==> flow/design.v <==
module capitalise_letters(input wire clk, rx,
								  output wire tx,
								  output wire [7:0] r_data);
wire [7:0] t_data;
wire r_dv;
assign t_data = (r_data < 8'd123 && r_data > 8'd96 ) ? r_data - 8'd32 :	 r_data;
uart_rx receiver (clk, rx, r_dv, r_data);
uart_tx transmitter (clk, t_data, r_dv, tx);
endmodule
module uart_rx #(parameter bd_divider=2500)
					(input wire clk, input wire rx, output reg done, 
					 output wire [7:0] data_r);
reg data_in = 1'b1;  
reg data_current = 1'b1;  
reg [11:0] clock_count = 'b0;  
reg [7:0] data = 'b0;	 
reg [2:0] data_index = 'b0;  
reg [2:0] machine_state = 'b0;  
assign data_r = data;
always @ (posedge clk)
begin
	data_in <= rx;
	data_current <= data_in;
	case(machine_state)
	3'b000: 
	begin
		done <= 'b0;
		clock_count <= 'b0;
		data_index <= 'b0;
		if(data_current == 1'b0) 
			machine_state <= 3'b001;
		else
			machine_state <= 3'b000;
	end
	3'b001: 
	begin
		if(clock_count == (bd_divider-1)/2)
		begin
			if(data_current == 1'b0)
			begin
				clock_count <= 3'b000;	 
				machine_state <= 3'b010;
			end
			else
				machine_state <= 3'b000; 
		end
		else
		begin
			clock_count <= clock_count + 1'b1;
			machine_state <= 3'b001;
		end
	end
	3'b010: 
	begin
		if(clock_count < bd_divider-1)
		begin
			clock_count <= clock_count + 1'b1;
			machine_state <= 3'b010;
		end
		else
		begin
			clock_count <= 3'b000;  
			data[data_index] <= data_current;
			if(data_index < 7)
			begin
				data_index <= data_index + 1'b1;
				machine_state <= 3'b010;
			end
			else
			begin
				data_index <= 'b0;
				machine_state <= 3'b011;
			end
		end
	end
	3'b011: 
	begin
		if(clock_count < bd_divider-1)
		begin
			clock_count <= clock_count + 1'b1;
			machine_state <= 3'b011;
		end
		else
		begin
			done <= 1'b1;
			clock_count <= 3'b000;
			machine_state <= 3'b100;
		end
	end
	3'b100: 
	begin
		machine_state <= 3'b101;
		done <= 1'b0;
	end
	3'b101: 
	begin
		machine_state <= 3'b000;
		done <= 1'b0;
	end
	default:
	begin
		machine_state <= 3'b000;
	end
	endcase
end
endmodule
module uart_tx #(parameter bd_divider=2500) 
				   (input wire clk, input wire [7:0] data_in, 
					 input wire in_ready, output reg tx);
 reg [2:0] state = 3'b000, next_state;
 reg [2:0] data_index = 0;
 reg [15:0] clk_count = 0;
 reg [7:0] current_data = 0;
always @(posedge clk) 
begin
  next_state <= 3'b000;
  case (state)
		3'b000:begin
			 clk_count <= 'b0;
			 data_index <= 'b0;
			 tx <= 1'b1;
			 if (in_ready == 1'b1) begin
				  current_data <= data_in;
				  next_state <= 3'b010;
			 end
			 else begin
				  next_state <= 3'b000;
			 end
		end
		3'b010: begin
			 tx <= 1'b0;
			 if(clk_count < bd_divider-1'b1) begin
				  clk_count <= clk_count + 1'b1;
				  next_state <= 3'b010;
			 end
			 else begin
				  clk_count <= 'b0;
				  next_state <= 3'b001;
			 end
		end
		3'b001:begin
			 tx <= current_data[data_index];
			 if(clk_count < bd_divider-1'b1)begin
				  clk_count <= clk_count + 1'b1;
				  next_state <= 3'b001;
			 end
			 else begin
				  clk_count <= 'b0;
				  if (data_index < 3'd7)begin
						data_index <= data_index + 1'b1;
						next_state <= 3'b001;
				  end
				  else begin
						data_index <= 'b0;
						next_state <= 3'b100;
				  end
			 end
		end
		3'b100:begin
			 tx <= 1'b1;
			 if(clk_count < bd_divider-1'b1)begin
				  clk_count <= clk_count + 1'b1;
				  next_state <= 3'b100;
			 end
			 else begin
				  clk_count <= 'b0;
				  next_state <= 3'b000;
			 end
		end
		default: begin
			 next_state <= 3'b000;
		end
  endcase
end
always @(*)
begin
	state <= next_state;
end
endmodule
# == From RTL to reports: capitalise_letters ==
# Tool output for the design above, in the order of the flow.
# Lines are those of the file above, counted from 1.
# Operators: Yosys type, input widths -> output width; for muxes data width and select width s.
# A cell with n/a has no value.
# design
top_module,capitalise_letters
clk_port,clk
cell_library,sky130hd
corner,tt_025C_1v80

# == Word-level counts ==
# Source: Yosys, flattened and elaborated, memories not mapped. Widths are those after wreduce. Registers that Yosys merges into a memory's read port (data or address) are not register bits. Print and check cells do not count. Equal cells are merged and count once.
# op_classes
addsub,6
compare,6
n_eq,13
shift,3
muxes,29
n_logic,4
n_reduce_logical,19
# op_table
op,count
$pmux 12 s3,1
$mux 12,3
$pmux 16 s2,1
$mux 3,10
$add 16x1->16 const B,1
$lt 16x12->1 const B,1
$mux 16,1
$pmux 3 s5,1
$add 12x1->12 const B,1
$eq 12x11->1 const B,1
$lt 12x12->1 const B,1
$reduce_and 2->1,6
$pmux 3 s4,1
$pmux 3 s2,2
$eq 3x2->1 const B,3
$eq 3x3->1 const B,3
$shift 1x4->8,1
$shift 1x4->8 const A,1
$reduce_bool 4->1,2
$shiftx 8x3->1,1
$sub 8x6->8 const B,1
$gt 8x7->1 const B,1
$lt 8x7->1 const B,1
$and 8x8->8,1
$or 8x8->8,1
$not 8->8,1
$mux 8,1
$ne 2x2->1 const B,3
# Other operator kinds: 16; their cells: 28.
# bits
reg_bits,60
in_bits,2
output_inout_bits,9
word_cells,92

# == Logic depth ==
# Longest topological path by Yosys (ltp), each cell counted once; first at word level (registers and memories cut), then after technology mapping (sequential cells cut; the memories' decode and read muxes count).
# logic_depth
word_depth,5
abc_area,0
mapped_depth,7
ltp_nobuf,6

# == Mapped cells and area ==
# The flow's flattened synthesis, as Yosys stat reports it; memories are mapped. The netlist is that of the ABC_AREA named above (0 if unset); the other value can give another one.
# The area totals of this step are shown rounded.
# synth_totals
stdcells,274
mapped_area_um2,3080
seq_area_um2,1720
ffs,60
n_buf,10
# types
cell,count,type_area_um2
sky130_fd_sc_hd__edfxtp_1,52,1.56E+03
sky130_fd_sc_hd__dfxtp_1,8,160.154
sky130_fd_sc_hd__xnor2_1,14,122.618
sky130_fd_sc_hd__ha_1,9,112.608
sky130_fd_sc_hd__nor2_1,27,101.347
sky130_fd_sc_hd__a21oi_1,18,90.086
sky130_fd_sc_hd__nand2_1,23,86.333
sky130_fd_sc_hd__xor2_1,9,78.826
sky130_fd_sc_hd__nand3_1,10,50.048
sky130_fd_sc_hd__mux4_2,2,45.043
sky130_fd_sc_hd__nor3_1,9,45.043
sky130_fd_sc_hd__o21ai_0,9,45.043
sky130_fd_sc_hd__nand4_1,7,43.792
sky130_fd_sc_hd__inv_1,11,41.29
sky130_fd_sc_hd__and3_1,6,37.536
sky130_fd_sc_hd__buf_4,5,37.536
sky130_fd_sc_hd__nor4_1,6,37.536
sky130_fd_sc_hd__nand2b_1,5,31.28
# Other cell types: 30; their cells: 44.
# The figures by module come from a second, unflattened synthesis with its own total; it is not the netlist above.
# hier_totals
hier_cells,267
hier_area_um2,3050
# Each row is one instance without its submodules.
# modules
module,n_inst,cells,area_um2,seq_area_um2
uart_rx,1,141,1560,821
uart_tx,1,113,1420,901
capitalise_letters,1,13,80.1,0.0

# == Path before layout ==
# Source: OpenSTA report_checks on the synthesized netlist (no wires, ideal clock, input and output delay 20% of the period each), path of least setup slack; recovery checks are left aside. Register names are those of the netlist, which keeps one name where synthesis merged equal registers.
# synth_path
path_kind,flip-flop to flip-flop
start,register transmitter.next_state[1]
end,register transmitter.clk_count[0]
period_ns,2.31
setup_ns,0.394
t_first_pin_ns,0.000
arrival_time_ns,1.651
required_time_ns,1.916
setup_slack_ns,0.265
delay_ns,2.045
stages,5
path_buffers,1
synth_period_reached_ns,2.045
# "delay_ns" = arrival - input delay + setup time.
# "stages" counts driving pins, that of a launching flip-flop among them; a cell with two outputs on the path counts twice.
# "synth_period_reached_ns" is the clock period less the worst setup slack; recovery checks do not enter. This is arithmetic on one report: input and output delays are still those of the set period (20% each).
# The rows between start and end are the longest chain of elaborated cells between them; the timing report does not say that the signal goes this way. Where chains are equally long, one stands for them.
# A line is the first line of the expression or statement that the cell stems from. Yosys adds cells for indexed reads and writes and turns some case tables into memories.
# At most two assigning lines are given for a register; there are more.
# The path ends at the enable pin of a flip-flop; only ways to that pin are counted.
# synth_between
path_cell_list,sky130_fd_sc_hd__dfxtp_1 sky130_fd_sc_hd__clkbuf_1 sky130_fd_sc_hd__nor2_1 sky130_fd_sc_hd__and2b_2 sky130_fd_sc_hd__a21oi_1
elab_chain_cells,2
cone_cells,5
lines_between,1
classes_between,eq/ne (3); reduce/logical (2)
# synth_lines
element,line,source
start: declaration,110,"reg [2:0] state = 3'b000, next_state;"
start: assignment,116,next_state <= 3'b000;
start: assignment,124,next_state <= 3'b010;
$logic_not 3->1,117,case (state)
$reduce_bool 4->1,n/a,
end: assignment,133,clk_count <= clk_count + 1'b1;
end: assignment,144,clk_count <= clk_count + 1'b1;
end: declaration,112,reg [15:0] clk_count = 0;

# == Worst path after layout ==
# Path of least setup slack in the final report of run A (OpenROAD, finished layout, wires in). Where an end is a register, its clock arrival counts in the times.
# layout_path
path_kind,flip-flop to flip-flop
start,register receiver.clock_count[4]
end,register receiver.clock_count[11]
period_ns,3.35
setup_ns,0.35
t_first_pin_ns,0.32
arrival_time_ns,2.11
required_time_ns,3.32
setup_slack_ns,1.21
stages,4
path_buffers,0
# The rows between start and end are the longest chain of elaborated cells between them; the timing report does not say that the signal goes this way. Where chains are equally long, one stands for them.
# At most two assigning lines are given for a register; there are more.
# The path ends at the enable pin of a flip-flop; only ways to that pin are counted.
# layout_between
path_cell_list,sky130_fd_sc_hd__edfxtp_1 sky130_fd_sc_hd__or3_4 sky130_fd_sc_hd__nor4_1 sky130_fd_sc_hd__a31oi_2
elab_chain_cells,3
cone_cells,3
lines_between,1
classes_between,eq/ne (2); reduce/logical (1)
# layout_lines
element,line,source
start: declaration,15,reg [11:0] clock_count = 'b0;
start: assignment,49,clock_count <= clock_count + 1'b1;
start: assignment,57,clock_count <= clock_count + 1'b1;
$eq 12x11->1,37,if(clock_count == (bd_divider-1)/2)
$ne 3x3->1,n/a,
$reduce_and 2->1,n/a,
end: assignment,49,
end: assignment,57,
end: declaration,15,

# Stored flow runs of capitalise_letters (2 of them; Yosys, OpenROAD, sky130hd). They differ in their settings and are not a sequence. Constraints: input delay and output delay 20% of the set period each, output load 0.01 pF.
# By "period_less_ws_ns" is meant the clock period of the run minus its worst setup slack. This is arithmetic on one report: input and output delays are still those of the set period (20% each).
# "timing.worst_path_ns": the worst setup path's part of the clock period (all of it between registers, 20% less for each end at a port) less its slack. A launch clock that arrives late makes it longer, a capture clock that arrives late makes it shorter.
# By "power.total_uw" is meant OpenSTA's value without simulated activity: inputs other than the clock are taken to toggle once in ten clock periods, and the tool carries that through the logic.
# The measured numbers are rounded.
# A setting shown as -- is not set for that run.
# Results: -- = not shown.
stored run,period_ns,CORE_UTILIZATION,PLACE_DENSITY_LB_ADDON,CORE_ASPECT_RATIO,TNS_END_PERCENT,GPL_TIMING_DRIVEN,GPL_ROUTABILITY_DRIVEN,CTS_CLUSTER_SIZE,CAP_MARGIN,CORE_MARGIN,SLEW_MARGIN,SETUP_SLACK_MARGIN,PLACE_DENSITY,CELL_PAD_IN_SITES_GLOBAL_PLACEMENT,ABC_AREA,MAX_ROUTING_LAYER,worst_hold_slack_ns,finalCellArea_um2,synth_area_um2,total_die_area_um2,period_less_ws_ns,timing.worst_path_ns,critical_path_kind,setupTns_ns,final_setup_ws_ns,power.total_uw,layout_utilization_pct
run A,3.35,49,0.11,0.95,5,0,1,61,20,2,20,--,--,--,--,--,0.326,3500,3080,6930,2.142,2.14,flip-flop to flip-flop,0.000,1.21,1450,56.7
run B,1.84,62,--,--,100,--,--,--,10,10,20,0.22,0.91,2,1,met5,--,--,--,--,--,--,--,--,--,--,--
# Run B: did not finish, placement stopped with GPL-0301
